==> flow/design.v <==
module top 
(  
    input               pclk,
    input               presetn,
    input   [31 : 0]    paddr,
    input   [31 : 0]    pwdata,
    input               psel,
    input               pwrite,
    input               penable,
    output  [31 : 0]    prdata
);
  reg [3:0]  cntrl = 0;  
  reg [31:0] reg1  = 0;  
  reg [31:0] reg2  = 0;  
  reg [31:0] reg3  = 0;  
  reg [31:0] reg4  = 0;  
  reg     [31 : 0]    rdata_tmp = 0;    
    always @ (posedge pclk) 
      begin
        if( !presetn ) 
        begin
           cntrl    <= 4'h0;
           reg1     <= 32'h5A5A_5555;
           reg2     <= 32'h1234_9876;
           reg3     <= 32'hA5A5_0000;
           reg4     <= 32'h0000_FFFF;
          rdata_tmp <= 32'h00000000;
        end
        else if( psel && penable && pwrite )
        begin
            case( paddr )
                'h0     : cntrl <= pwdata;
                'h4     : reg1  <= pwdata; 
                'h8     : reg2  <= pwdata;
                'hc     : reg3  <= pwdata;
                'h10    : reg4  <= pwdata;
            endcase
        end
        else if (psel && penable && !pwrite )
         begin
           case( paddr )
                'h0     : rdata_tmp <= {28'h0000000,cntrl};
                'h4     : rdata_tmp <= reg1;
                'h8     : rdata_tmp <= reg2;
                'hc     : rdata_tmp <= reg3;
                'h10    : rdata_tmp <= reg4;
                default : rdata_tmp <= 32'h00000000;
            endcase 
         end      
    end   
assign prdata =  rdata_tmp;
endmodule
Tool chain data of top:

The steps from the RTL of top to its reports follow in flow order.
Line numbers count from 1 in the design file above.
Library cell names are shortened.
Not given: n/a

* top module: top
* clock: pclk
* cell library: sky130hd
* timing corner: tt_025C_1v80

Word-level counts:

Source: Yosys, flattened and elaborated, memories not mapped. Widths are those after wreduce. Registers that Yosys merges into a memory's read port (data or address) are not register bits. Print and check cells do not count. Equal cells are merged and count once.

* equal/unequal tests: 4
* mux-type cells: 1
* bitwise gates (word level): 1
* reduce/logical cells: 11

Operator list (number)
* 32-bit case mux with 5-bit select: 1
* 32-bit by 4-bit == test with 1-bit output with constant B: 2
* 32-bit by 3-bit == test with 1-bit output with constant B: 1
* 32-bit by 5-bit == test with 1-bit output with constant B: 1
* 32-bit logical NOT: 1
* 2-bit AND reduction: 6
* 1-bit logical AND: 3
* 1-bit NOT: 1
* 1-bit logical NOT: 1

* bits in registers: 164
* input bits: 69
* output and inout port bits: 32
* word-level cells: 23

Longest topological paths:

Yosys ltp: most cells in a row. Word level: on the elaborated netlist, between registers, memories and ports. Mapped: between sequential cells and ports; inverters and the memories' decode and read muxes count.

* depth after elaboration: 4
* ABC_AREA: 1
* gate-level depth with buffers: 11
* mapped depth without buffers: 11

After synthesis:

Yosys stat after the flow's synthesis: flattened, memories mapped to cells. It holds for the ABC_AREA given above (unset counts as 0); a run with the other value may have another netlist.
Totals and module areas in this step are rounded.

Cell types
* dfxtp_1: number 164, area in all 3.28E+03 um^2
* nand2_1: number 191, area in all 716.938 um^2
* nand3_1: number 117, area in all 585.562 um^2
* a21oi_1: number 68, area in all 340.326 um^2
* a211oi_2: number 24, area in all 300.288 um^2
* o211ai_2: number 22, area in all 275.264 um^2
* nor2_1: number 73, area in all 274.013 um^2
* inv_1: number 55, area in all 206.448 um^2
* o21ai_1: number 41, area in all 205.197 um^2
* o211ai_1: number 27, area in all 202.694 um^2
* buf_4: number 20, area in all 150.144 um^2
* a211oi_1: number 19, area in all 142.637 um^2
* buf_2: number 28, area in all 140.134 um^2
* o21ai_0: number 27, area in all 135.13 um^2
* clkbuf_1: number 23, area in all 86.333 um^2
* nor2_4: number 4, area in all 45.043 um^2
* inv_2: number 7, area in all 26.275 um^2
* nor2_2: number 4, area in all 25.024 um^2

Other cell types: 3; their cells: 4.

* standard cells after synthesis: 918
* chip area (Yosys): 7164 um^2
* area of sequential cells: 3283 um^2
* mapped flip-flops: 164
* buffer cells: 71

Worst setup path after synthesis:

Path of least setup slack by OpenSTA after synthesis, without wires, with an ideal clock, recovery checks aside; 20% of the period is set as input and as output delay. Where synthesis merged equal registers, the netlist keeps one of their names.

* path type: input port to flip-flop
* start: in paddr[23]
* end: reg reg3[26]
* clock period: 2.97 ns
* external input delay: 0.594 ns
* library setup time: 0.140 ns
* launch time at the first pin: 0.594 ns
* data arrival time: 1.672 ns
* data required time: 2.830 ns
* path slack: 1.158 ns
* delay of the path: 1.218 ns
* driving pins on the path: 10
* path buffers: 1
* synthesis period reached: 1.812 ns

"delay of the path" = arrival - input delay + setup time.
"driving pins on the path": output pins that drive a net of the path, with the launching flip-flop's if there is one; two outputs of one cell count as two.
"synthesis period reached" = period - worst setup slack (recovery checks aside). The figure is calculated, with input and output delays left at 20% of the set period.
Between the ends stands the longest chain of elaborated cells between them, by number of cells; it is not shown to be the way that was timed. Of several equally long chains one is given.
A line is the first line of the expression or statement that the cell stems from. Yosys adds cells for indexed reads and writes and turns some case tables into memories.

* path through: nor2_1 and2_1 nand2_1 nor2_4 nand2_1 nor2_4 inv_2 buf_2 nand2_1 o211ai_2
* cells in the longest elaborated chain: 2
* elaborated cells between the ends (all ways): 2
* those cells by class: eq/ne: 1; reduce/logical: 1

Ends and longest elaborated chain, post-synthesis
* start: declaration: line 5 `input   [31 : 0]    paddr,`
* 32-bit by 4-bit == test with 1-bit output: line 31 `case( paddr )`
* 2-bit AND reduction
* end: assignment: line 25 `reg3     <= 32'hA5A5_0000;`
* end: assignment: line 35 `'hc     : reg3  <= pwdata;`
* end: declaration: line 15 `reg [31:0] reg3  = 0;`

Data sheet: physical implementation of top

Stored flow runs of top (2 of them; Yosys, OpenROAD, sky130hd). They differ in their settings and are not a sequence. Constraints: input delay and output delay 20% of the set period each, output load 0.01 pF.

### Flow run A

==> flow/run.sh <==
#!/bin/bash
# the make line also repeats the synthesis and layout settings of config.mk as NAME=value (left out here)
make -C /OpenROAD-flow-scripts/flow DESIGN_CONFIG=/design/flow/config.mk WORK_HOME=/design/flow/orfs CLKGATE_MAP_FILE= finish
==> flow/config.mk <==
export PLATFORM = sky130hd
export DESIGN_NAME = top
export DESIGN_NICKNAME = top
export VERILOG_FILES = /design/flow/design.v
export SDC_FILE = /design/flow/constraint.sdc
export NUM_CORES = 4
export LEC_CHECK = 0
export ABC_AREA = 1
export CAP_MARGIN = 0
export CELL_PAD_IN_SITES_DETAIL_PLACEMENT = 2
export CELL_PAD_IN_SITES_GLOBAL_PLACEMENT = 3
export CORE_MARGIN = 2
export CORE_UTILIZATION = 47
export PLACE_DENSITY = 0.9
export SETUP_SLACK_MARGIN = -0.05
export SLEW_MARGIN = 20
export TNS_END_PERCENT = 85
==> flow/constraint.sdc <==
create_clock -name core_clock -period 2.17 [get_ports {pclk}]
set_input_delay 0.4340 -clock core_clock [delete_from_list [all_inputs] [get_ports {pclk}]]
set_output_delay 0.4340 -clock core_clock [all_outputs]
set_load 0.01 [all_outputs]

Outcome of flow run A: stopped before the end: placement reported GPL-0301

### Flow run B

==> flow/run.sh <==
#!/bin/bash
# the make line also repeats the synthesis and layout settings of config.mk as NAME=value (left out here)
make -C /OpenROAD-flow-scripts/flow DESIGN_CONFIG=/design/flow/config.mk WORK_HOME=/design/flow/orfs CLKGATE_MAP_FILE= finish
==> flow/config.mk <==
export PLATFORM = sky130hd
export DESIGN_NAME = top
export DESIGN_NICKNAME = top
export VERILOG_FILES = /design/flow/design.v
export SDC_FILE = /design/flow/constraint.sdc
export NUM_CORES = 4
export LEC_CHECK = 0
export ABC_AREA = 1
export CAP_MARGIN = 40
export CELL_PAD_IN_SITES_DETAIL_PLACEMENT = 2
export CORE_ASPECT_RATIO = 1.8
export CORE_MARGIN = 2
export CORE_UTILIZATION = 43
export CTS_CLUSTER_DIAMETER = 131
export CTS_CLUSTER_SIZE = 88
export MAX_ROUTING_LAYER = met4
export PLACE_DENSITY_LB_ADDON = 0.06
export SETUP_SLACK_MARGIN = 0.44
export SLEW_MARGIN = 20
==> flow/constraint.sdc <==
create_clock -name core_clock -period 2.39 [get_ports {pclk}]
set_input_delay 0.4780 -clock core_clock [delete_from_list [all_inputs] [get_ports {pclk}]]
set_output_delay 0.4780 -clock core_clock [all_outputs]
set_load 0.01 [all_outputs]

Outcome of flow run B: stopped before the end: clock tree synthesis reported DPL-0033
